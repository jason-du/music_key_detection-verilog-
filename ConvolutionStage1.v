==> flow/design.v <==
`timescale 1ns / 10ps
module ConvolutionStage1(
	input clk,
	input reset,
	input enable,
	input signed[16-1:0]datain1,
	input signed[16-1:0]datain2,
	input signed[16-1:0]datain3,
	input signed[16-1:0]datain4,
	input signed[16-1:0]datain5,
	input signed[16-1:0]datain6,
	input signed[16-1:0]datain7,
	input signed[16-1:0]datain8,
	input signed[16-1:0]datain9,
	input signed[16-1:0]datain10,
	output signed[16-1:0]dataout,
	output reg donesignal
	);
	wire signed [16-1:0] add1,add2,add3,add4,add5,add6,add7;
	reg signed[16-1:0]filterout1;
	reg signed[16-1:0]filterout2;
	reg signed[16-1:0]filterout3;
	reg signed[16-1:0]filterout4;
	reg signed[16-1:0]filterout5;
	reg signed[16-1:0]filterout6;
	reg signed[16-1:0]filterout7;
	reg signed[16-1:0]filterout8;
	reg signed[16-1:0]filterout9;
	reg signed[16-1:0]filterout10;
	always @(posedge clk )
	begin
	if (reset==1'b1)
	begin
		filterout1<=0;
		filterout2<=0;
		filterout3<=0;
		filterout4<=0;
		filterout5<=0;
		filterout6<=0;
		filterout7<=0;
		filterout8<=0;
		filterout9<=0;
		filterout10<=0;
		donesignal<=0;
	end
	else if(enable==1)
	begin
		filterout1<=$signed(datain1)*$signed(16'd1);
		filterout2<=$signed(datain2)*$signed(16'd2);
		filterout3<=$signed(datain3)*$signed(16'd3);
		filterout4<=$signed(datain4)*$signed(16'd0);
		filterout5<=$signed(datain5)*$signed(16'd0);
		filterout6<=$signed(datain6)*$signed(16'd1);
		filterout7<=$signed(datain7)*$signed(16'd2);
		filterout8<=$signed(datain8)*$signed(16'd3);
		filterout9<=$signed(datain9)*$signed(16'd0);
		filterout10<=$signed(datain10)*$signed(16'd0);
		donesignal<=1'b1;
	end
	else
	begin
		filterout1<=0;
		filterout2<=0;
		filterout3<=0;
		filterout4<=0;
		filterout5<=0;
		filterout6<=0;
		filterout7<=0;
		filterout8<=0;
		filterout9<=0;
		filterout10<=0;
		donesignal<=0;
	end
	end
	assign add1=filterout1+filterout2;
	assign add2=filterout3+filterout4;
	assign add3=filterout5+filterout6;
	assign add4=filterout7+filterout8;
	assign add5=filterout9+filterout10;
	assign add6=add1+add2;
	assign add7=add3+add4;
	assign dataout=add6+add7+add5;	
endmodule
# Reports on ConvolutionStage1
# Tool output for the design above, in the order of the flow.
# Line numbers count from 1 in the design file above.
# Library cell names are shortened.
# The mark n/a stands for no value.
dict set report inputs {
  top {ConvolutionStage1}
  clock {clk}
  library {sky130hd}
  pvt_corner {tt_025C_1v80}
}

# After elaboration
# Yosys after proc, flatten, opt, wreduce and memory -nomap, before mapping. Enables and synchronous resets that opt folds into registers are not counted as muxes. Memory bits, and registers merged into a memory's read port (data or address), are not among the register bits. Print and check cells are not counted. Equal cells are merged and count once.
dict set report bits {
  reg_bits 95
  input_bits 163
  out_inout_bits 17
  word_cells 17
}
dict set report classes {
  n_addsub 5
  n_mul 2
  mux 1
  n_logic 1
  n_reduce_logical 1
}
# op count
set ops {}
lappend ops {{16-bit by 3-bit multiplier with 16-bit output (second input constant)} 2}
lappend ops {{16-bit adder} 5}
lappend ops {{2-bit OR reduction} 1}
lappend ops {{1-bit NOT} 1}
lappend ops {{1-bit two-way mux} 1}

# Depth
# Yosys ltp: most cells in a row. Word level: on the elaborated netlist, between registers, memories and ports. Mapped: between sequential cells and ports; inverters and the memories' decode and read muxes count.
dict set report logic_depth {
  depth_word 3
  abc_area 0
  ltp_mapped 16
  ltp_nobuf 16
}

# Mapped cells and area
# Yosys stat after the flow's synthesis: flattened, memories mapped to cells. It holds for the ABC_AREA given above (unset counts as 0); a run with the other value may have another netlist.
# Totals and module areas in this step are rounded.
dict set report synth_totals {
  cells 655
  synth_area_mm2 0.00629
  seq_area_mm2 0.0019
  ff_cells 95
  n_buf 10
}
# cell count type_area_um2
set by_type {}
lappend by_type {dfxtp_1 95 1.9E+03}
lappend by_type {fa_1 59 1.18E+03}
lappend by_type {ha_1 69 863.328}
lappend by_type {inv_1 151 566.794}
lappend by_type {and2_1 71 444.176}
lappend by_type {xnor2_1 25 218.96}
lappend by_type {nor2_1 41 153.898}
lappend by_type {xor2_1 15 131.376}
lappend by_type {a21o_1 13 97.594}
lappend by_type {a21oi_1 17 85.082}
lappend by_type {o21a_1 9 67.565}
lappend by_type {o21ai_0 12 60.058}
lappend by_type {nand2_1 11 41.29}
lappend by_type {a211oi_1 5 37.536}
lappend by_type {clkbuf_1 10 37.536}
lappend by_type {o21bai_1 5 37.536}
lappend by_type {nor3_1 6 30.029}
lappend by_type {o31ai_1 3 22.522}
# Not listed: further types 29, cells in them 38.

# Timing after synthesis
# Path of least setup slack by OpenSTA after synthesis, without wires, with an ideal clock, recovery checks aside; 20% of the period is set as input and as output delay. Where synthesis merged equal registers, the netlist keeps one of their names.
dict set report synth_path {
  path_kind {register -> output}
  start {register filterout3[2]}
  end {output port dataout[14]}
  period_ns 5.18
  out_delay_ns 1.036
  t_first_pin_ns 0.000
  arrival_ns 3.724
  required_time_ns 4.144
  setup_slack_ns 0.420
  delay_ns 3.724
  driving_pins 17
  path_buffers 0
  synth_period_reached_ns 4.76
}
# "delay_ns" is the arrival time less input delay plus setup time.
# At an output port there is no setup time.
# "driving_pins": output pins that drive a net of the path, with the launching flip-flop's if there is one; two outputs of one cell count as two.
# "synth_period_reached_ns" is the clock period less the worst setup slack; recovery checks do not enter. This is arithmetic on one report: input and output delays are still those of the set period (20% each).
# Between the ends stands the longest chain of elaborated cells between them, by number of cells; it is not shown to be the way that was timed. Of several equally long chains one is given.
# Each line given opens the expression or statement behind the cell; cells for indexed reads and writes are added by Yosys, which also makes memories of some case tables.
# A register here has more assigning lines than the two given.
dict set report synth_between {
  cell_sequence {dfxtp_1 inv_1 fa_1 inv_1 fa_1 inv_1 fa_1 inv_1 ha_1 inv_1 fa_1 nor2b_1 o21ai_0 a21boi_1 o31ai_1 and3_1 nor4_1}
  elab_chain_len 2
  cells_between 2
  lines_between 2
  classes_between {add/sub (2)}
}
# item line
set synth_rtl {}
lappend synth_rtl {{start, declared} 22} ;# reg signed[16-1:0]filterout3;
lappend synth_rtl {{start, assigned} 36} ;# filterout3<=0;
lappend synth_rtl {{start, assigned} 50} ;# filterout3<=$signed(datain3)*$signed(16'd3);
lappend synth_rtl {{16-bit adder} 80} ;# assign add6=add1+add2;
lappend synth_rtl {{16-bit adder} 82} ;# assign dataout=add6+add7+add5;
lappend synth_rtl {{end, declared} 16} ;# output signed[16-1:0]dataout,

# Path in the finished layout
# Path of least setup slack in the final report of run 2 (OpenROAD, finished layout, wires in). Where an end is a register, its clock arrival counts in the times.
dict set report layout_path {
  path_kind {register -> output}
  start {register filterout8[8]}
  end {output port dataout[15]}
  period_ns 4.43
  out_delay_ns 0.89
  t_first_pin_ns 0.35
  arrival_ns 4.13
  required_time_ns 3.54
  setup_slack_ns -0.58
  driving_pins 17
  path_buffers 2
}
# Between the ends stands the longest chain of elaborated cells between them, by number of cells; it is not shown to be the way that was timed. Of several equally long chains one is given.
# A register here has more assigning lines than the two given.
dict set report layout_between {
  cell_sequence {dfxtp_2 inv_2 fa_1 inv_1 fa_1 inv_1 fa_1 inv_2 ha_4 a211oi_2 nor3b_2 o31a_1 a311oi_2 buf_4 a21oi_4 xnor2_2 buf_2}
  elab_chain_len 3
  cells_between 3
  lines_between 3
  classes_between {add/sub (3)}
}
# item line
set layout_rtl {}
lappend layout_rtl {{start, declared} 27} ;# reg signed[16-1:0]filterout8;
lappend layout_rtl {{start, assigned} 41} ;# filterout8<=0;
lappend layout_rtl {{start, assigned} 55} ;# filterout8<=$signed(datain8)*$signed(16'd3);
lappend layout_rtl {{16-bit adder} 78} ;# assign add4=filterout7+filterout8;
lappend layout_rtl {{16-bit adder} 81} ;# assign add7=add3+add4;
lappend layout_rtl {{16-bit adder} 82} ;# assign dataout=add6+add7+add5;
lappend layout_rtl {{end, declared} 16} ;# output signed[16-1:0]dataout,

# Flow runs of ConvolutionStage1

Measured data: module ConvolutionStage1, platform sky130hd, 2 stored runs of the flow under differing settings, order arbitrary. Input and output delays are each 20% of the period that was set; the output load is 0.01 pF.
"period_less_ws_ns" is the run's clock period less its worst setup slack. It is reckoned from that one timing run; input and output delays stay at 20% of the period that was set.
"totalPower_w" is the tool's figure for a default switching activity; nothing was simulated.
Values from the reports are rounded here.

[flow] run 1: files
==> flow/run.sh <==
#!/bin/bash
# the make line also repeats the synthesis and layout settings of config.mk as NAME=value (left out here)
make -C /OpenROAD-flow-scripts/flow DESIGN_CONFIG=/design/flow/config.mk WORK_HOME=/design/flow/orfs CLKGATE_MAP_FILE= finish
==> flow/config.mk <==
export PLATFORM = sky130hd
export DESIGN_NAME = ConvolutionStage1
export DESIGN_NICKNAME = ConvolutionStage1
export VERILOG_FILES = /design/flow/design.v
export SDC_FILE = /design/flow/constraint.sdc
export NUM_CORES = 4
export LEC_CHECK = 0
export CAP_MARGIN = 20
export CELL_PAD_IN_SITES_GLOBAL_PLACEMENT = 3
export CORE_MARGIN = 5
export CORE_UTILIZATION = 44
export GPL_ROUTABILITY_DRIVEN = 1
export GPL_TIMING_DRIVEN = 0
export PLACE_DENSITY_LB_ADDON = 0.25
export SETUP_SLACK_MARGIN = 0.2
export SLEW_MARGIN = 20
==> flow/constraint.sdc <==
create_clock -name core_clock -period 4.16 [get_ports {clk}]
set_input_delay 0.8320 -clock core_clock [delete_from_list [all_inputs] [get_ports {clk}]]
set_output_delay 0.8320 -clock core_clock [all_outputs]
set_load 0.01 [all_outputs]

[flow] run 1: incomplete, placement halted on FLW-0024

[flow] run 2: files
==> flow/run.sh <==
#!/bin/bash
# the make line also repeats the synthesis and layout settings of config.mk as NAME=value (left out here)
make -C /OpenROAD-flow-scripts/flow DESIGN_CONFIG=/design/flow/config.mk WORK_HOME=/design/flow/orfs CLKGATE_MAP_FILE= finish
==> flow/config.mk <==
export PLATFORM = sky130hd
export DESIGN_NAME = ConvolutionStage1
export DESIGN_NICKNAME = ConvolutionStage1
export VERILOG_FILES = /design/flow/design.v
export SDC_FILE = /design/flow/constraint.sdc
export NUM_CORES = 4
export LEC_CHECK = 0
export CAP_MARGIN = 20
export CELL_PAD_IN_SITES_DETAIL_PLACEMENT = 1
export CORE_ASPECT_RATIO = 0.6
export CORE_MARGIN = 2
export CORE_UTILIZATION = 31
export CTS_CLUSTER_DIAMETER = 28
export CTS_CLUSTER_SIZE = 84
export MAX_ROUTING_LAYER = met4
export MIN_ROUTING_LAYER = met2
export PLACE_DENSITY_LB_ADDON = 0.01
export SLEW_MARGIN = 20
export TNS_END_PERCENT = 25
==> flow/constraint.sdc <==
create_clock -name core_clock -period 4.43 [get_ports {clk}]
set_input_delay 0.8860 -clock core_clock [delete_from_list [all_inputs] [get_ports {clk}]]
set_output_delay 0.8860 -clock core_clock [all_outputs]
set_load 0.01 [all_outputs]

[flow] run 2: metrics
[metrics] final_hold_ws_ns = 1.09
[metrics] cell_area_final_mm2 = 0.00852
[metrics] die_area_mm2 = 0.0215
[metrics] totalPower_w = 0.00321
[metrics] final_setup_ws_ns = -0.583
[metrics] ys_area_mm2 = 0.00629
[metrics] period_less_ws_ns = 5.013
[metrics] fin_tns_ns = -3.49
